==> flow/design.v <==
`timescale 1ns / 1ps
module ReadHandler(
		input PCLK, PRESETn,
		input IO_reg,
		input PWRITE,
		input PSEL, PENABLE,
		output [15:0] PRDATA,
		output PREADY_R,
		input [15:0] APB_data_in,
		input SPI_done
    );
reg reg_PREADY_R;
reg [15:0] reg_PRDATA;
always @(posedge PCLK)
begin
	if(PRESETn == 0) begin
		reg_PREADY_R <= 0;
		reg_PRDATA <= 0;
	end
	else begin
		if(IO_reg == 0 && PWRITE == 0 && PSEL == 1 && SPI_done == 1) begin
			if(PENABLE == 1) begin
				reg_PRDATA <= APB_data_in;  
				reg_PREADY_R <= 1;
			end
		end
		else begin
			reg_PREADY_R <= 0;
		end
	end
end
assign PREADY_R = reg_PREADY_R;
assign PRDATA = reg_PRDATA;
endmodule
# [Reports on ReadHandler]
# What the tools print for ReadHandler, step after step.
# Line numbers count from 1 in the design file above.
# Operators: Yosys type, input widths -> output width; for muxes data width and select width s.
# Cell names lack the library's common part.
# A cell with n/a has no value.
[design] design="ReadHandler" clock_port="PCLK" lib="sky130hd" lib_corner="tt_025C_1v80"

# [Word level]
# Source: Yosys, flattened and elaborated, memories not mapped. Widths are those after wreduce. Registers that Yosys merges into a memory's read port (data or address) are not register bits. Print and check cells do not count. Equal cells are merged and count once.
[word_totals] word_cells=9 ff_bits=17 out_inout_bits=17
[classes] reduce_logical=5 logic=2
[op_table] op="$reduce_and 2->1" n=2
[op_table] op="$logic_and 1x1->1" n=3
[op_table] op="$not 1->1" n=2

# [Longest topological paths]
# Longest topological path by Yosys (ltp), each cell counted once; first at word level (registers and memories cut), then after technology mapping (sequential cells cut; the memories' decode and read muxes count).
[depth] word_depth=5 abc_area=0 depth_mapped=5 depth_no_buf=3

# [After synthesis]
# Yosys stat after the flow's synthesis: flattened, memories mapped to cells. It holds for the ABC_AREA given above (unset counts as 0); a run with the other value may have another netlist.
# The area totals of this step are shown rounded.
[synth_totals] buf_cells=6 seq_area_um2=340 cells=75 flip_flops=17 synth_area_um2=696
[types] cell_type="dfxtp_1" n=17 area_total_um2=340.326
[types] cell_type="mux2i_1" n=16 area_total_um2=160.154
[types] cell_type="nand2_1" n=33 area_total_um2=123.869
[types] cell_type="buf_12" n=1 area_total_um2=20.019
[types] cell_type="nor4b_2" n=1 area_total_um2=15.014
[types] cell_type="buf_2" n=2 area_total_um2=10.01
[types] cell_type="buf_4" n=1 area_total_um2=7.507
[types] cell_type="clkbuf_1" n=2 area_total_um2=7.507
[types] cell_type="nor4_1" n=1 area_total_um2=6.256
[types] cell_type="o21ai_0" n=1 area_total_um2=5.005

# [Timing after synthesis]
# Source: OpenSTA report_checks on the synthesized netlist (no wires, ideal clock, input and output delay 20% of the period each), path of least setup slack; recovery checks are left aside. Register names are those of the netlist, which keeps one name where synthesis merged equal registers.
[synth_timing] path_kind="input to register" start="input PSEL" end="register reg_PRDATA[0]" arrival_time_ns=1.241 required_ns=2.348 stages=5 launch_ns=0.484 slack_ns=1.107 input_delay_ns=0.484 path_buffers=2 tclk_ns=2.42 delay_ns=0.829 synth_period_reached_ns=1.313
# "delay_ns" = arrival - input delay + setup time.
# "stages" counts driving pins, that of a launching flip-flop among them; a cell with two outputs on the path counts twice.
# "synth_period_reached_ns" = period - worst setup slack (recovery checks aside). The figure is calculated, with input and output delays left at 20% of the set period.
# Between the ends stands the longest chain of elaborated cells between them, by number of cells; it is not shown to be the way that was timed. Of several equally long chains one is given.
# A line is the first line of the expression or statement that the cell stems from. Yosys adds cells for indexed reads and writes and turns some case tables into memories.
[synth_between] path_cell_list="nand2_1 > nor4b_2 > buf_4 > buf_12 > mux2i_1" elab_chain_cells=3
[synth_rtl] item="start: declaration" line=6 source="input PSEL, PENABLE,"
[synth_rtl] item="$logic_and 1x1->1 (2 in a row)" line=21 source="if(IO_reg == 0 && PWRITE == 0 && PSEL == 1 && SPI_done == 1) begin"
[synth_rtl] item="$reduce_and 2->1"
[synth_rtl] item="end: assignment" line=18 source="reg_PRDATA <= 0;"
[synth_rtl] item="end: assignment" line=23 source="reg_PRDATA <= APB_data_in;"
[synth_rtl] item="end: declaration" line=13 source="reg [15:0] reg_PRDATA;"

# [Worst path after layout]
# Path of least setup slack in the final report of entry A (OpenROAD, finished layout, wires in). Where an end is a register, its clock arrival counts in the times.
[layout_timing] path_kind="register to output" start="register reg_PRDATA[11]" end="output PRDATA[11]" tclk_ns=0.685 path_buffers=1 arrival_time_ns=0.75 out_delay_ns=0.14 required_ns=0.55 launch_ns=0.28 stages=2 slack_ns=-0.20
[layout_between] path_cell_list="dfxtp_2 > buf_6" elab_chain_cells=0
[layout_rtl] item="start: declaration" line=13 source="reg [15:0] reg_PRDATA;"
[layout_rtl] item="start: assignment" line=18 source="reg_PRDATA <= 0;"
[layout_rtl] item="start: assignment" line=23 source="reg_PRDATA <= APB_data_in;"
[layout_rtl] item="end: declaration" line=7 source="output [15:0] PRDATA,"

FLOW RESULTS
============

Top module ReadHandler; platform sky130hd; tools Yosys and OpenROAD; 2 stored runs in no particular order. Input and output delays are each 20% of the period that was set; the output load is 0.01 pF.
"achieved_period_ns" is the run's clock period less its worst setup slack. It is reckoned from that one timing run; input and output delays stay at 20% of the period that was set.
"fin_power_mw" rests on the timing tool's default activity at the inputs, not on a simulated workload.
The results are shown rounded.

[flow] entry A: files
==> flow/run.sh <==
#!/bin/bash
# the make line also repeats the synthesis and layout settings of config.mk as NAME=value (left out here)
make -C /OpenROAD-flow-scripts/flow DESIGN_CONFIG=/design/flow/config.mk WORK_HOME=/design/flow/orfs CLKGATE_MAP_FILE= finish
==> flow/config.mk <==
export PLATFORM = sky130hd
export DESIGN_NAME = ReadHandler
export DESIGN_NICKNAME = ReadHandler
export VERILOG_FILES = /design/flow/design.v
export SDC_FILE = /design/flow/constraint.sdc
export NUM_CORES = 4
export LEC_CHECK = 0
export CAP_MARGIN = 0
export CORE_MARGIN = 3
export CORE_UTILIZATION = 22
export GPL_ROUTABILITY_DRIVEN = 0
export PLACE_DENSITY = 0.45
export SLEW_MARGIN = 20
export TNS_END_PERCENT = 35
==> flow/constraint.sdc <==
create_clock -name core_clock -period 0.685 [get_ports {PCLK}]
set_input_delay 0.1370 -clock core_clock [delete_from_list [all_inputs] [get_ports {PCLK}]]
set_output_delay 0.1370 -clock core_clock [all_outputs]
set_load 0.01 [all_outputs]

[flow] entry A: metrics
[metrics] achieved_period_ns = 0.883
[metrics] timing.hold.ws_ns = 0.055
[metrics] fin_power_mw = 1.80
[metrics] fin_util_pct = 43.4
[metrics] ys_area_um2 = 696
[metrics] die_area_um2 = 3870
[metrics] timing.setup.tns_ns = -4.30
[metrics] final_setup_ws_ns = -0.198

[flow] entry B: files
==> flow/run.sh <==
#!/bin/bash
# the make line also repeats the synthesis and layout settings of config.mk as NAME=value (left out here)
make -C /OpenROAD-flow-scripts/flow DESIGN_CONFIG=/design/flow/config.mk WORK_HOME=/design/flow/orfs CLKGATE_MAP_FILE= finish
==> flow/config.mk <==
export PLATFORM = sky130hd
export DESIGN_NAME = ReadHandler
export DESIGN_NICKNAME = ReadHandler
export VERILOG_FILES = /design/flow/design.v
export SDC_FILE = /design/flow/constraint.sdc
export NUM_CORES = 4
export LEC_CHECK = 0
export CAP_MARGIN = 35
export CORE_MARGIN = 2
export CORE_UTILIZATION = 51
export CTS_CLUSTER_DIAMETER = 217
export SLEW_MARGIN = 20
export TNS_END_PERCENT = 20
==> flow/constraint.sdc <==
create_clock -name core_clock -period 0.858 [get_ports {PCLK}]
set_input_delay 0.1716 -clock core_clock [delete_from_list [all_inputs] [get_ports {PCLK}]]
set_output_delay 0.1716 -clock core_clock [all_outputs]
set_load 0.01 [all_outputs]

[flow] entry B: unfinished; error DPL-0033 in routing
