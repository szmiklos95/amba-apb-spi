==> flow/design.v <==
`timescale 1ns / 1ps
module TopMod_spi(
	input clk, nrst, send,
	input  [15:0] data_in,
	output [15:0] data_out,
	output done,
	input  MISO,
	output MOSI, SCLK, SS
    );
wire shift_en, load, sampling, update;
	rategen rate_generator (
		.clk(clk), 
		.nrst(nrst), 
		.en(shift_en), 
		.clk_out(SCLK),
		.sampling(sampling),
		.update(update)
	);
	shiftreg16_in shiftregister16_in (
		.clk(clk), 
		.nrst(nrst), 
		.sampling(sampling), 
		.sdin(MISO),
		.dout(data_out)
	);
	shiftreg16_out shiftregister16_out (
		.clk(clk), 
		.nrst(nrst), 
		.update(update), 
		.load(load), 
		.din(data_in), 
		.dout(MOSI)
	);
	control spi_control (
		.clk(clk), 
		.nrst(nrst), 
		.send(send),
		.sampling(sampling),
		.shift_en(shift_en), 
		.done(done), 
		.load(load), 
		.ss(SS)
	);
endmodule
`timescale 1ns / 1ps
module control(
	input clk, nrst, send, sampling,
	output reg shift_en, done, load, ss
   );
localparam [2:0]
	Init 	= 3'b000,
	Load 	= 3'b001,
	Wait1 = 3'b010,
	Shift = 3'b011,
	Wait2	= 3'b100,
	Done 	= 3'b101;
reg [2:0] curr_state, next_state;
reg [4:0] cnt;
	always @ (posedge clk)
	begin
		if(!nrst)
			curr_state <= Init;
		else
			curr_state <= next_state;
	end
	always @ (posedge clk)
	begin
		if(!nrst)
			cnt <= 0;
		else if((curr_state == Shift) & (sampling))
			cnt <= cnt + 1;
		else if(load)
			cnt <= 0;
		else
			cnt <= cnt;
	end
	always @ (*)
	begin
		case(curr_state)
			Init:
			begin
				{shift_en, load, done, ss} <= 4'b0001;
				if(send)
					next_state <= Load;
				else
					next_state <= curr_state;
			end
			Load:
			begin
				{shift_en, load, done, ss} <= 4'b0101;
				next_state <= Wait1;
			end
			Wait1:
			begin
				{shift_en, load, done, ss} <= 4'b1000;
				next_state <= Shift;
			end
			Shift:
			begin
				{shift_en, load, done, ss} <= 4'b1000;
				if(cnt == 16)
					next_state <= Done;
				else
					next_state <= curr_state;
			end
			Done:
			begin
				{shift_en, load, done, ss} <= 4'b0011;
				if(send)
					next_state <= Load;
				else	
					next_state <= curr_state;
			end
			default:
			begin
				{shift_en, load, done, ss} <= 4'b0001;
				next_state <= Init;
			end
		endcase
	end
endmodule
`timescale 1ns / 1ps
module rategen(
    input clk,
    input nrst,
	 input en,
    output clk_out,
	 output sampling,
	 output update
);
reg [3:0] cntr;
	always @ (posedge clk)
	begin
		if(!nrst)
			cntr <= 15;
		else if(en)
			cntr <= cntr + 1;
		else
			cntr <= cntr;	
	end
	assign clk_out = cntr[3];
	assign sampling = (en & (cntr==7));
	assign update = (en & (cntr==15));
endmodule
`timescale 1ns / 1ps
module shiftreg16_in(
    input clk, nrst, sampling, sdin,
    output [15:0] dout
);
reg [15:0] data;
	always @ (posedge clk)
	begin
		if(!nrst)
			data <= 0;
		else if(sampling)
			data <= {data[14:0], sdin};
		else
			data <= data;
	end
	assign dout = data;
endmodule
`timescale 1ns / 1ps
module shiftreg16_out(
    input clk, nrst, update, load,
	 input [15:0] din,
    output dout
);
reg [15:0] data;
	always @ (posedge clk)
	begin
		if(!nrst)
			data <= 0;
		else if(load)
			data <= {din[0],din[15:1]};
		else if(update)
			data <= {data[14:0], data[15]};
		else
			data <= data;
	end
	assign dout = data[15];
endmodule
== Tool chain data of TopMod_spi ==
Tool output for the design above, in the order of the flow.
Lines are those of the file above, counted from 1.
Operators carry their Yosys type and port widths (W data, S select, Z words).
The mark n/a stands for no value.
Design
  top module: TopMod_spi
  clock input: clk
  standard-cell library: sky130hd
  corner: tt_025C_1v80

== Word-level counts ==
Source: Yosys, flattened and elaborated, memories not mapped. Widths are those after wreduce. Registers that Yosys merges into a memory's read port (data or address) are not register bits. Print and check cells do not count. Equal cells are merged and count once.
Bit counts
  register bits: 44
  cells after elaboration: 33
  memory bits (read-only): 0
  bits in latches: 0
  memory bits (writable): 0
  memory cells: 0
  word width x clocked read ports: 0
Cells by class
  $lt $le $gt $ge: 0
  equal/unequal tests: 9
  bitwise operators: 3
  shift operators: 0
  $mul: 0
  div/mod/pow operators: 0
  add/subtract/negate cells: 2
  mux-type cells: 8
  reductions and logical operators: 6
Operator list (number)
  $mux W16: 2
  $pmux W4 S3: 1
  $pmux W3 S4: 1
  $mux W5: 2
  $eq A3 B2 Y1 const B: 2
  $mux W3: 2
  $add A5 B1 Y5 const B: 1
  $eq A5 B5 Y1 const B: 1
  $reduce_bool A2 Y1: 2
  $reduce_or A2 Y1: 2
  $add A4 B1 Y4 const B: 1
  $eq A4 B3 Y1 const B: 1
  $eq A4 B4 Y1 const B: 1
  $and A1 B1 Y1: 3
  $eq A3 B1 Y1 const B: 1
  $eq A3 B3 Y1 const B: 1
  $logic_not A3 Y1: 1
  $ne A2 B1 Y1 const B: 1
  $ne A2 B2 Y1 const B: 1
  $reduce_and A2 Y1: 1

== Depth ==
Depth = most cells in a row (Yosys ltp): at word level without a register or memory, in the mapped netlist without a sequential cell, where the memories' decode and read muxes count.
Logic depth
  word-level depth: 6
  ABC_AREA: 1
  depth in mapped cells: 7

== Synthesis result ==
Source: synth_stat.txt of the flow (Yosys; design flattened, memories mapped). It holds for the ABC_AREA given above (unset counts as 0); a run with the other value may have another netlist.
Synthesis totals
  chip area (Yosys): 2048.2 um^2
  flip-flops: 46
  cells in the netlist: 286
Cell types (number)
  sky130_fd_sc_hd__dfxtp_1: 46
  sky130_fd_sc_hd__nand2_1: 76
  sky130_fd_sc_hd__nor2_1: 38
  sky130_fd_sc_hd__nand3_1: 27
  sky130_fd_sc_hd__a21oi_1: 21
  sky130_fd_sc_hd__o21ai_0: 19
  sky130_fd_sc_hd__inv_1: 17
  sky130_fd_sc_hd__ha_1: 3
  sky130_fd_sc_hd__buf_6: 3
  sky130_fd_sc_hd__clkbuf_1: 8
  sky130_fd_sc_hd__nor2_4: 2
  sky130_fd_sc_hd__buf_2: 4
  sky130_fd_sc_hd__nand3_2: 2
  sky130_fd_sc_hd__nand4_1: 3
  sky130_fd_sc_hd__nor2_2: 3
  sky130_fd_sc_hd__o21bai_4: 1
  sky130_fd_sc_hd__o21ai_1: 3
  sky130_fd_sc_hd__a21oi_2: 1
Other cell types: 9; their cells: 9.

== Worst setup path after synthesis ==
Source: OpenSTA report_checks on the synthesized netlist (no wires, ideal clock, input and output delay 20% of the period each), path of least setup slack; recovery checks are left aside. Register names are those of the netlist, which keeps one name where synthesis merged equal registers.
Timing path post-synthesis
  path type: register -> output
  start: register spi_control.curr_state
  end: output SS
  delay of the path: 0.831 ns
  clock period: 3.19 ns
  data required time: 2.552 ns
  arrival time: 0.831 ns
  setup slack: 1.721 ns
  stages: 4
  period reached after synthesis: 1.469 ns
"delay of the path" is the arrival time less input delay plus setup time.
A path that ends at an output port has no setup time.
"stages": output pins that drive a net of the path, with the launching flip-flop's if there is one; two outputs of one cell count as two.
"period reached after synthesis" is the clock period less the worst setup slack; recovery checks do not enter. This is arithmetic on one report: input and output delays are still those of the set period (20% each).
Where an end lacks its bit number, it is one bit of the signal, or one of the new flip-flops if synthesis recoded a state register.
On the way, post-synthesis
  path through: sky130_fd_sc_hd__dfxtp_1 -> sky130_fd_sc_hd__clkinv_1 -> sky130_fd_sc_hd__clkbuf_1 -> sky130_fd_sc_hd__nand3_1
RTL lines, path post-synthesis
  start: declaration: line 57  | reg [2:0] curr_state, next_state;
  start: assignment: line 62  | curr_state <= Init;
  start: assignment: line 64  | curr_state <= next_state;
  end: declaration: line 8  | output MOSI, SCLK, SS
Chain of elaborated cells between the ends: none given.

== Path in the finished layout ==
Path of least setup slack in the final report of run 1 (OpenROAD, finished layout, wires in). Where an end is a register, its clock arrival counts in the times.
Timing path post-layout
  path type: register -> register
  start: register spi_control.curr_state
  end: register shiftregister16_in.data[1]
  arrival time: 1.49 ns
  setup slack: -0.04 ns
  clock period: 1.27 ns
  stages: 7
  data required time: 1.45 ns
Where an end lacks its bit number, it is one bit of the signal, or one of the new flip-flops if synthesis recoded a state register.
A register here has more assigning lines than the two given.
On the way, post-layout
  path through: sky130_fd_sc_hd__dfxtp_2 -> sky130_fd_sc_hd__buf_4 -> sky130_fd_sc_hd__nor2_4 -> sky130_fd_sc_hd__nor2_4 -> sky130_fd_sc_hd__buf_12 -> sky130_fd_sc_hd__o21ai_0 -> sky130_fd_sc_hd__nor2_1
RTL lines, path post-layout
  start: declaration: line 57  | reg [2:0] curr_state, next_state;
  start: assignment: line 62  | curr_state <= Init;
  start: assignment: line 64  | curr_state <= next_state;
  end: assignment: line 156  | data <= {data[14:0], sdin};
  end: assignment: line 158  | data <= data;
  end: declaration: line 150  | reg [15:0] data;
Chain of elaborated cells between the ends: none given.

Lab notebook: TopMod_spi

Measured data: module TopMod_spi, platform sky130hd, 2 stored runs of the flow under differing settings, order arbitrary. Input and output delays are each 20% of the period that was set; the output load is 0.01 pF.
By "achieved clock period (ns)" is meant the clock period of the run minus its worst setup slack. This is arithmetic on one report: input and output delays are still those of the set period (20% each).
By "worst setup path time (ns)" is meant the share of the clock period that the worst setup path is allowed (20% is reserved at inputs, 20% at outputs), minus its slack. Clock arrival times at its registers enter into it.
"finish__power__total" rests on the timing tool's default activity at the inputs, not on a simulated workload.

settings of run 1
{
  "period_ns": 1.27,
  "CORE_UTILIZATION": 34,
  "PLACE_DENSITY_LB_ADDON": 0.1,
  "CORE_ASPECT_RATIO": 1.47,
  "CORE_MARGIN": 6,
  "CELL_PAD_IN_SITES_DETAIL_PLACEMENT": 2,
  "TNS_END_PERCENT": 70,
  "ABC_AREA": 1,
  "CTS_CLUSTER_DIAMETER": 287,
  "SLEW_MARGIN": 0,
  "MIN_ROUTING_LAYER": "met1",
  "CAP_MARGIN": 20
}
report of run 1
yosys chip area after synthesis (um^2): 2048.2
finish__design__die__area: 8065.6
finish__design__instance__area__stdcell: 2798.9
finish__design__instance__utilization: 0.4912
finish__timing__setup__ws: -0.040
finish__timing__setup__tns: -0.040
finish__timing__hold__ws: 0.491
finish__power__total: 3.072e-03
achieved clock period (ns): 1.310
worst setup path time (ns): 1.31
worst setup path kind: register -> register

settings of run 2
{
  "period_ns": 0.965,
  "CORE_UTILIZATION": 23,
  "SETUP_SLACK_MARGIN": 0.16,
  "PLACE_DENSITY_LB_ADDON": 0.09,
  "CORE_ASPECT_RATIO": 0.61,
  "CELL_PAD_IN_SITES_DETAIL_PLACEMENT": 2,
  "CTS_CLUSTER_SIZE": 42,
  "MIN_ROUTING_LAYER": "met2",
  "CAP_MARGIN": 20,
  "CORE_MARGIN": 2,
  "SLEW_MARGIN": 20
}
report of run 2
yosys chip area after synthesis (um^2): 1935.6
finish__design__die__area: 9188.1
finish__design__instance__area__stdcell: 3373.2
finish__design__instance__utilization: 0.4082
finish__timing__setup__ws: -0.447
finish__timing__setup__tns: -14.446
finish__timing__hold__ws: 0.446
finish__power__total: 4.846e-03
achieved clock period (ns): 1.412
worst setup path time (ns): 1.41
worst setup path kind: register -> register
